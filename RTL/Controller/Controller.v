==> flow/design.v <==
module Controller #(
    parameter test = 10
) (
    input   wire         S2P_done,
    input   wire         S2P_REG_done,
    input   wire         CPI_done,
    input   wire         clk,
    input   wire         rst,
    input   wire         go,
    output  reg          S2P_start,
    output  reg          S2P_REG_start,
    output  reg          CPI_start,
    output  reg          CPIdataValid,
    output  reg          busy   
);
    reg [3:0]   stateL1;
    reg [3:0]   stateL2;
    parameter idleState = 0;
    parameter S2PStateL1 = 1;
        parameter S2PStateL2   = 0;
        parameter QAMState     = 1;
        parameter S2P_REGState = 2;
    parameter IFFTState  = 2;
    parameter CPIState   = 3;
    always @(posedge clk or negedge rst) 
        begin
            if(!rst)
                begin
                    stateL1        <= idleState;  
                    stateL2        <= S2PStateL2;
                    S2P_start      <= 0;
                    S2P_REG_start  <= 0;
                    CPI_start      <= 0;
                    CPIdataValid   <= 0;
                    busy           <= 0;
                end
            else
                begin
                    CPIdataValid <= 0;
                    case (stateL1)
                       idleState : begin
                           busy      <= 0;
                           CPI_start <= 0;
                            if(go)
                                begin
                                    stateL1 <= S2PStateL1;  
                                    stateL2 <= S2PStateL2;  
                                end
                       end
                       S2PStateL1 : begin
                           busy <= 1;                        
                           case (stateL2)
                               S2PStateL2 : begin            
                                    if(S2P_done)
                                     begin
                                         S2P_start <= 0;
                                         stateL2   <= QAMState;
                                     end
                                    else if(S2P_REG_done)    
                                        begin
                                            stateL1 <= IFFTState;
                                        end
                                    else
                                        begin
                                            S2P_start <= 1;
                                        end
                               end
                               QAMState : begin              
                                    stateL2       <= S2P_REGState;
                                    S2P_REG_start <= 1;
                               end
                               S2P_REGState : begin           
                                    S2P_REG_start <= 0;
                                    stateL2       <= S2PStateL2;
                               end
                               default: stateL1 <= idleState;
                           endcase
                       end
                       IFFTState : begin                     
                            stateL1      <= CPIState;
                            CPI_start    <= 1;
                            CPIdataValid <= 1;
                       end
                       CPIState : begin                      
                            if(CPI_done)
                                begin
                                    stateL1 <= idleState;
                                end
                            else 
                                begin
                                    stateL1 <= CPIState;
                                end
                       end
                        default: stateL1 <= idleState;  
                    endcase
                end
        end
endmodule
# Step by step through the tools: Controller
# The steps from the RTL of Controller to its reports follow in flow order.
# Line numbers count from 1 in the design file above.
# Cell names lack the library's common part.
# Not given: --
# design
top	Controller
clock_port	clk
lib	sky130hd
lib_corner	tt_025C_1v80

# Elaborated design
# Source: Yosys, flattened and elaborated, memories not mapped. Widths are those after wreduce. Registers that Yosys merges into a memory's read port (data or address) are not register bits. Print and check cells do not count.
# word_totals
register_bits	13
word_cells	45
# op_classes
n_eq	12
reduce_and_logical	10
mux	16
# op_table
op	count
two-way mux 4 bit	5
case mux 4 bit (select 4 bit)	1
case mux 4 bit (select 2 bit)	2
equality test 4 x 2 -> 1 bit with constant B	3
case mux 4 bit (select 3 bit)	1
!= test 3 bit with constant B	3
equality test 4 x 1 -> 1 bit with constant B	2
logical NOT 4 bit	2
AND reduction 4 bit	2
!= test 2 bit with constant B	3
nonzero test 2 bit	3
case mux 1 bit (select 2 bit)	3
!= test 4 bit with constant B	1
AND reduction 3 bit	1
two-way mux 1 bit	3
AND reduction 2 bit	1
OR reduction 2 bit	1
two-way mux 2 bit	1

# Longest topological paths
# Longest topological path by Yosys (ltp), each cell counted once; first at word level (registers and memories cut), then after technology mapping (sequential cells cut; the memories' decode and read muxes count).
# logic_depth
word_depth	4
abc_area	0
ltp_mapped	3
ltp_nobuf	2

# Synthesis result
# Source: synth_stat.txt of the flow (Yosys; design flattened, memories mapped). It holds for the ABC_AREA given above (unset counts as 0); a run with the other value may have another netlist.
# Totals and module areas in this step are rounded.
# by_type
type	count	area_total_um2
dfrtp_1	10	250.24
dfstp_2	2	52.55
a221o_1	2	20.019
a21o_1	2	15.014
o21a_1	2	15.014
nor2b_1	2	12.512
buf_6	1	11.261
inv_1	3	11.261
a21bo_2	1	10.01
a21oi_1	2	10.01
a22o_2	1	10.01
and3b_2	1	10.01
mux2i_1	1	10.01
a21o_2	1	8.758
nor4b_1	1	8.758
o221ai_1	1	8.758
nand2_2	1	6.256
nand3_1	1	5.005
# Not listed: further types 2, cells in them 2.
# synth_totals
n_buf	1
area_um2	484.2
ff_cells	12
mapped_cells	37

# Worst setup path after synthesis
# Source: OpenSTA report_checks on the synthesized netlist (no wires, ideal clock, input and output delay 20% of the period each), path of least setup slack; recovery checks are left aside. Register names are those of the netlist, which keeps one name where synthesis merged equal registers.
# synth_path
path_type	reg2reg
from	reg stateL1
to	reg stateL2
t_required_ns	0.875
path_stages	3
t_arrival_ns	0.828
slack_ns	0.047
launch_ns	0.000
period_ns	0.996
delay_ns	0.949
synth_period_reached_ns	0.949
# "delay_ns" = arrival - input delay + setup time.
# "path_stages": output pins that drive a net of the path, with the launching flip-flop's if there is one; two outputs of one cell count as two.
# "synth_period_reached_ns" = period - worst setup slack (recovery checks aside). The figure is calculated, with input and output delays left at 20% of the set period.
# Where an end lacks its bit number, it is one bit of the signal, or one of the new flip-flops if synthesis recoded a state register.
# A register here has more assigning lines than the two given.
# synth_between
path_cell_list	dfstp_2 > mux2i_1 > a22o_2
# synth_rtl
item	line	rtl
start: declaration	16	reg [3:0]   stateL1;
start: assignment	29	stateL1        <= idleState;
start: assignment	46	stateL1 <= S2PStateL1;
end: assignment	30	stateL2        <= S2PStateL2;
end: assignment	47	stateL2 <= S2PStateL2;
end: declaration	17	reg [3:0]   stateL2;
# Chain of elaborated cells between the ends: none given.

# Path in the finished layout
# Path of least setup slack in the final report of stored run 1 (OpenROAD, finished layout, wires in). Where an end is a register, its clock arrival counts in the times.
# layout_path
path_type	reg2out
from	reg CPI_start
to	out CPI_start
launch_ns	0.26
slack_ns	0.02
path_stages	2
t_required_ns	1.18
t_arrival_ns	1.17
period_ns	1.48
# A register here has more assigning lines than the two given.
# layout_between
path_cell_list	dfrtp_1 > clkdlybuf4s50_1
elab_chain_cells	0
# layout_rtl
item	line	rtl
start: declaration	12	output  reg          CPI_start,
start: assignment	33	CPI_start      <= 0;
start: assignment	43	CPI_start <= 0;
end: declaration	12

# Measured results for Controller: 2 stored runs of the Yosys and OpenROAD flow on sky130hd. The settings differ; the order carries no meaning. The constraints put input and output delay at 20% of the set period each and load the outputs with 0.01 pF.
# "worst_path_ns" = time allowed to the worst setup path (clock period - input delay - output delay, where it has them) - its slack; a late launch clock adds to it, a late capture clock takes from it.
# Results are given in rounded form.
# Settings: n/a = not set for that run.
# A result given as n/a is not shown for that run.
run name	period_ns	CORE_UTILIZATION	SETUP_SLACK_MARGIN	PLACE_DENSITY	HOLD_SLACK_MARGIN	CORE_MARGIN	CELL_PAD_IN_SITES_GLOBAL_PLACEMENT	CELL_PAD_IN_SITES_DETAIL_PLACEMENT	TNS_END_PERCENT	ABC_AREA	GPL_TIMING_DRIVEN	CTS_CLUSTER_DIAMETER	CAP_MARGIN	MIN_ROUTING_LAYER	SLEW_MARGIN	PLACE_DENSITY_LB_ADDON	CORE_ASPECT_RATIO	CTS_CLUSTER_SIZE	worst_path_ns	critical_path_kind	fin_ws_ns	die_um2	finish.utilization_frac	synth_chip_area_um2	setup_tns_ns
stored run 1	1.48	37	-0.08	0.83	0.12	3	3	1	20	0	1	135	30	met1	20	n/a	n/a	n/a	1.17	reg2out	0.018	1779	0.542	484.2	0.000
stored run 2	1.01	64	0.15	n/a	n/a	2	3	1	n/a	0	n/a	n/a	20	n/a	20	0.1	1.74	44	n/a	n/a	n/a	n/a	n/a	n/a	n/a
# Stored run 2: did not finish, floorplanning stopped with PDN-0185
